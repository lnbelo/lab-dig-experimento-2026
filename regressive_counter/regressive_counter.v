==> flow/design.v <==
module hexa7seg (
    input [3:0] hexa,         
    output reg [6:0] sseg     
);
    always @(*) begin
        case (hexa)
            4'b0000: sseg = 7'b1000000;  
            4'b0001: sseg = 7'b1111001;  
            4'b0010: sseg = 7'b0100100;  
            4'b0011: sseg = 7'b0110000;  
            4'b0100: sseg = 7'b0011001;  
            4'b0101: sseg = 7'b0010010;  
            4'b0110: sseg = 7'b0000010;  
            4'b0111: sseg = 7'b1111000;  
            4'b1000: sseg = 7'b0000000;  
            4'b1001: sseg = 7'b0010000;  
            4'b1010: sseg = 7'b0001000;  
            4'b1011: sseg = 7'b0000011;  
            4'b1100: sseg = 7'b1000110;  
            4'b1101: sseg = 7'b0100001;  
            4'b1110: sseg = 7'b0000110;  
            4'b1111: sseg = 7'b0001110;  
            default: sseg = 7'b1111111;  
        endcase
    end
endmodule
module one_second_counter (
	input clock,
	input reset,
	input start,
	output finished
);
integer one_second = 50_000_000;  
integer clock_counter = 0;
reg finished_detect = 1'b0;
always @(posedge clock) begin
	if (reset) begin
		clock_counter <= 0;
		finished_detect <= 1'b0;
	end else begin
		if (start) begin
			clock_counter <= clock_counter + 1;
			if (clock_counter == one_second - 1) begin  
				clock_counter <= 0;
				finished_detect <= 1'b1;
			end else begin
				finished_detect <= 1'b0;
			end
		end
	end
end
assign finished = finished_detect;
endmodule
module regressive_counter (
    input clock,
    input reset,
    input [3:0] seconds_period,  
    input start,
    output [6:0] hex5_seconds_left,  
    output reg ledr9_finished
);
    reg [3:0] valor_atual;
    wire pulso_de_1s;
    one_second_counter contador (
        .clock(clock),
        .reset(~reset),  
        .start(start),  
        .finished(pulso_de_1s)
    );
    hexa7seg display (
        .hexa(valor_atual),
        .sseg(hex5_seconds_left)
    );
    always @(posedge clock) begin
        if (~reset) begin  
            valor_atual <= seconds_period;
            ledr9_finished <= 1'b0;
        end 
        else if (start) begin
            if (pulso_de_1s) begin
                if (valor_atual == 0) begin
                    valor_atual <= seconds_period;
                    ledr9_finished <= 1'b0;
                end else begin
                    valor_atual <= valor_atual - 1;
                end
            end
            if (valor_atual == 0) 
                ledr9_finished <= 1'b1;
            else 
                ledr9_finished <= 1'b0;  
        end
    end
endmodule
## Tool chain data of regressive_counter

What the tools print for regressive_counter, step after step.
Line numbers count from 1 in the design file above.
Operators: Yosys type, input widths -> output width; for muxes data width and select width s.
Library cell names are shortened.
A cell with -- has no value.

| design | value |
|---|---|
| top | regressive_counter |
| clock port | clock |
| library | sky130hd |
| library corner | tt_025C_1v80 |

## Word level

Counts by Yosys on the flattened word-level netlist (proc, flatten, opt, wreduce; memories kept). Print and check cells are left out. Cells with the same type and inputs are merged into one.
Memory sizes are those after Yosys's memory passes, which may raise the word count (mostly to a power of two), join words into wider ones and drop unused or constant bits.

| storage and ports | value |
|---|---|
| register bits after elaboration | 38 |
| bits in latches | 0 |
| RAM bits | 0 |
| ROM bits | 112 |
| clocked read ports x word width | 7 |
| memories kept | 1 |
| input bits | 7 |
| output and inout port bits | 8 |

| operators by class | value |
|---|---|
| add/sub/neg operators | 2 |
| multiply operators | 0 |
| divide/modulo/power cells | 0 |
| order comparisons | 0 |
| equal/unequal tests | 3 |
| shift-type cells | 0 |
| mux-type cells | 8 |
| bitwise logic cells | 0 |
| reductions and logical operators | 2 |

Memory list:

| name | depth | bits a word | rd ports | wr ports | line | RTL |
|---|---|---|---|---|---|---|
| (no name shown) | 16 | 7 | 1 | 0 | 6 | `case (hexa)` |

Operators by type and width:

| kind | count |
|---|---|
| $add 32x2->32 const B | 1 |
| $eq 32x27->1 const B | 1 |
| $mux 32 | 1 |
| $mux 4 | 5 |
| $ne 2x1->1 const B | 2 |
| $sub 4x1->4 const B | 1 |
| $logic_not 4->1 | 1 |
| $reduce_and 2->1 | 1 |
| $mux 1 | 2 |

## Depth

Depth = most cells in a row (Yosys ltp): at word level without a register or memory, in the mapped netlist without a sequential cell, where the memories' decode and read muxes count.

| depth | value |
|---|---|
| word-level depth | 6 |
| ABC_AREA | 0 |
| depth in mapped cells | 10 |

## Netlist

The flow's flattened synthesis, as Yosys stat reports it; memories are mapped. The netlist is that of the ABC_AREA named above (0 if unset); the other value can give another one.

Cells by type:

| type | count |
|---|---|
| dfxtp_1 | 41 |
| xor2_1 | 21 |
| nor2_1 | 38 |
| edfxtp_1 | 4 |
| nand4_1 | 19 |
| ha_1 | 9 |
| xnor2_1 | 11 |
| nand3_1 | 17 |
| mux2i_1 | 8 |
| nand2_1 | 19 |
| and4_1 | 5 |
| nor3_1 | 8 |
| and2_1 | 6 |
| inv_1 | 10 |
| o22ai_1 | 6 |
| clkbuf_1 | 7 |
| a21oi_1 | 5 |
| and3_1 | 4 |

Not listed: further types 30, cells in them 45.

| synthesis totals | value |
|---|---|
| standard cells after synthesis | 283 |
| mapped area | 2464.9 sq um |
| sequential area | 940.9 sq um |
| flip-flop cells | 45 |
| buffer cells | 12 |

The figures by module come from a second, unflattened synthesis with its own total; it is not the netlist above.

| unflattened totals | value |
|---|---|
| cell total of the unflattened synthesis | 258 |
| area total of the unflattened synthesis | 2202.1 sq um |

Rows give one instance, submodules left out.

Modules:

| module | times used | cells | area (sq um) | seq. area (sq um) |
|---|---|---|---|---|
| one_second_counter | 1 | 196 | 1659.1 | 660.6 |
| regressive_counter | 1 | 27 | 295.3 | 140.1 |
| hexa7seg | 1 | 35 | 247.7 | 0.0 |

## Timing after synthesis

Path of least setup slack by OpenSTA after synthesis, without wires, with an ideal clock, recovery checks aside; 20% of the period is set as input and as output delay. Where synthesis merged equal registers, the netlist keeps one of their names.

| timing after synthesis | value |
|---|---|
| kind | register to register |
| from | register valor_atual[0] |
| to | register (no name shown) |
| period | 2930 ps |
| launch time at the first pin | 0 ps |
| data arrival time | 2100 ps |
| required time | 2810 ps |
| slack | 710 ps |
| path delay | 2220 ps |
| stages on the path | 10 |
| period reached after synthesis | 2220 ps |

"path delay" is the arrival time less input delay plus setup time.
"stages on the path" counts driving pins, that of a launching flip-flop among them; a cell with two outputs on the path counts twice.
"period reached after synthesis" = period - worst setup slack (recovery checks aside). The figure is calculated, with input and output delays left at 20% of the set period.
Between the ends stands the longest chain of elaborated cells between them, by number of cells; it is not shown to be the way that was timed. Of several equally long chains one is given.
A line is the first line of the expression or statement that the cell stems from. Yosys adds cells for indexed reads and writes and turns some case tables into memories.
At most two assigning lines are given for a register; there are more.

| between the ends, after synthesis | value |
|---|---|
| cell sequence | edfxtp_1 > inv_1 > ha_1 > or3b_1 > buf_4 > a31oi_1 > o22ai_1 > ha_1 > nor3b_1 > a211o_1 |
| length of the longest elaborated chain | 6 |

RTL lines, path after synthesis:

| element | line | RTL |
|---|---|---|
| start: declaration | 62 | `reg [3:0] valor_atual;` |
| start: assignment | 76 | `valor_atual <= seconds_period;` |
| start: assignment | 82 | `valor_atual <= seconds_period;` |
| $sub 4x1->4 | 85 | `valor_atual <= valor_atual - 1;` |
| $mux 4 | 81 | `if (valor_atual == 0) begin` |
| $mux 4 | 80 | `if (pulso_de_1s) begin` |
| $mux 4 | 79 | `else if (start) begin` |
| $mux 4 | 75 | `if (~reset) begin` |
| $mux 4 | -- |  |

## Path in the finished layout

Path of least setup slack in the final report of run 1 (OpenROAD, finished layout, wires in). Where an end is a register, its clock arrival counts in the times.
The path's times are printed in steps of 10 ps; the period is the one set.

| timing after layout | value |
|---|---|
| kind | register to register |
| from | register valor_atual[1] |
| to | register (no name shown) |
| period | 1930 ps |
| launch time at the first pin | 290 ps |
| data arrival time | 2330 ps |
| required time | 2130 ps |
| slack | -200 ps |
| stages on the path | 10 |

Between the ends stands the longest chain of elaborated cells between them, by number of cells; it is not shown to be the way that was timed. Of several equally long chains one is given.
At most two assigning lines are given for a register; there are more.

| between the ends, after layout | value |
|---|---|
| cell sequence | edfxtp_1 > inv_2 > ha_4 > buf_6 > nor3b_4 > buf_4 > nor3_2 > or4_4 > and3_1 > a211o_1 |
| length of the longest elaborated chain | 6 |

RTL lines, path after layout:

| element | line | RTL |
|---|---|---|
| start: declaration | 62 | `reg [3:0] valor_atual;` |
| start: assignment | 76 | `valor_atual <= seconds_period;` |
| start: assignment | 82 | `valor_atual <= seconds_period;` |
| $sub 4x1->4 | 85 | `valor_atual <= valor_atual - 1;` |
| $mux 4 | 81 | `if (valor_atual == 0) begin` |
| $mux 4 | 80 | `if (pulso_de_1s) begin` |
| $mux 4 | 79 | `else if (start) begin` |
| $mux 4 | 75 | `if (~reset) begin` |
| $mux 4 | -- |  |

Ticket comment

Module regressive_counter, platform sky130hd: 2 stored runs of the flow (Yosys, OpenROAD) with differing settings, in no particular order. Input and output delays are each 20% of the period that was set; the output load is 0.01 pF.
By "clock period reached" is meant the clock period of the run minus its worst setup slack. This is arithmetic on one report: input and output delays are still those of the set period (20% each).
"total design power" is the tool's figure for a default switching activity; nothing was simulated.
Among the settings, n/a means not set for that run.
Results: n/a = not shown.

| run name | period_ns | CORE_UTILIZATION | PLACE_DENSITY | CORE_MARGIN | CTS_CLUSTER_SIZE | CTS_CLUSTER_DIAMETER | SLEW_MARGIN | CAP_MARGIN | SETUP_SLACK_MARGIN | PLACE_DENSITY_LB_ADDON | HOLD_SLACK_MARGIN | CELL_PAD_IN_SITES_GLOBAL_PLACEMENT | CELL_PAD_IN_SITES_DETAIL_PLACEMENT | ABC_AREA | MIN_ROUTING_LAYER | MAX_ROUTING_LAYER | area of the synthesized netlist (sq um) | area of the die (sq um) | final design utilization (%) | smallest setup slack (ps) | sum of negative setup slack (ps) | total design power (mW) | clock period reached (ps) |
|---|---|---|---|---|---|---|---|---|---|---|---|---|---|---|---|---|---|---|---|---|---|---|---|
| run 1 | 1.93 | 41 | 0.57 | 3 | 36 | 365 | 40 | 20 | n/a | n/a | n/a | n/a | n/a | n/a | n/a | n/a | 2464.9 | 6978.1 | 62.2 | -204 | -1131 | 2.161 | 2134 |
| run 2 | 1.94 | 69 | n/a | 2 | 80 | 259 | 15 | 10 | 0.58 | 0.28 | 0.04 | 0 | 2 | 1 | met1 | met5 | n/a | n/a | n/a | n/a | n/a | n/a | n/a |

Run 2: no results, placement failed with DPL-0033
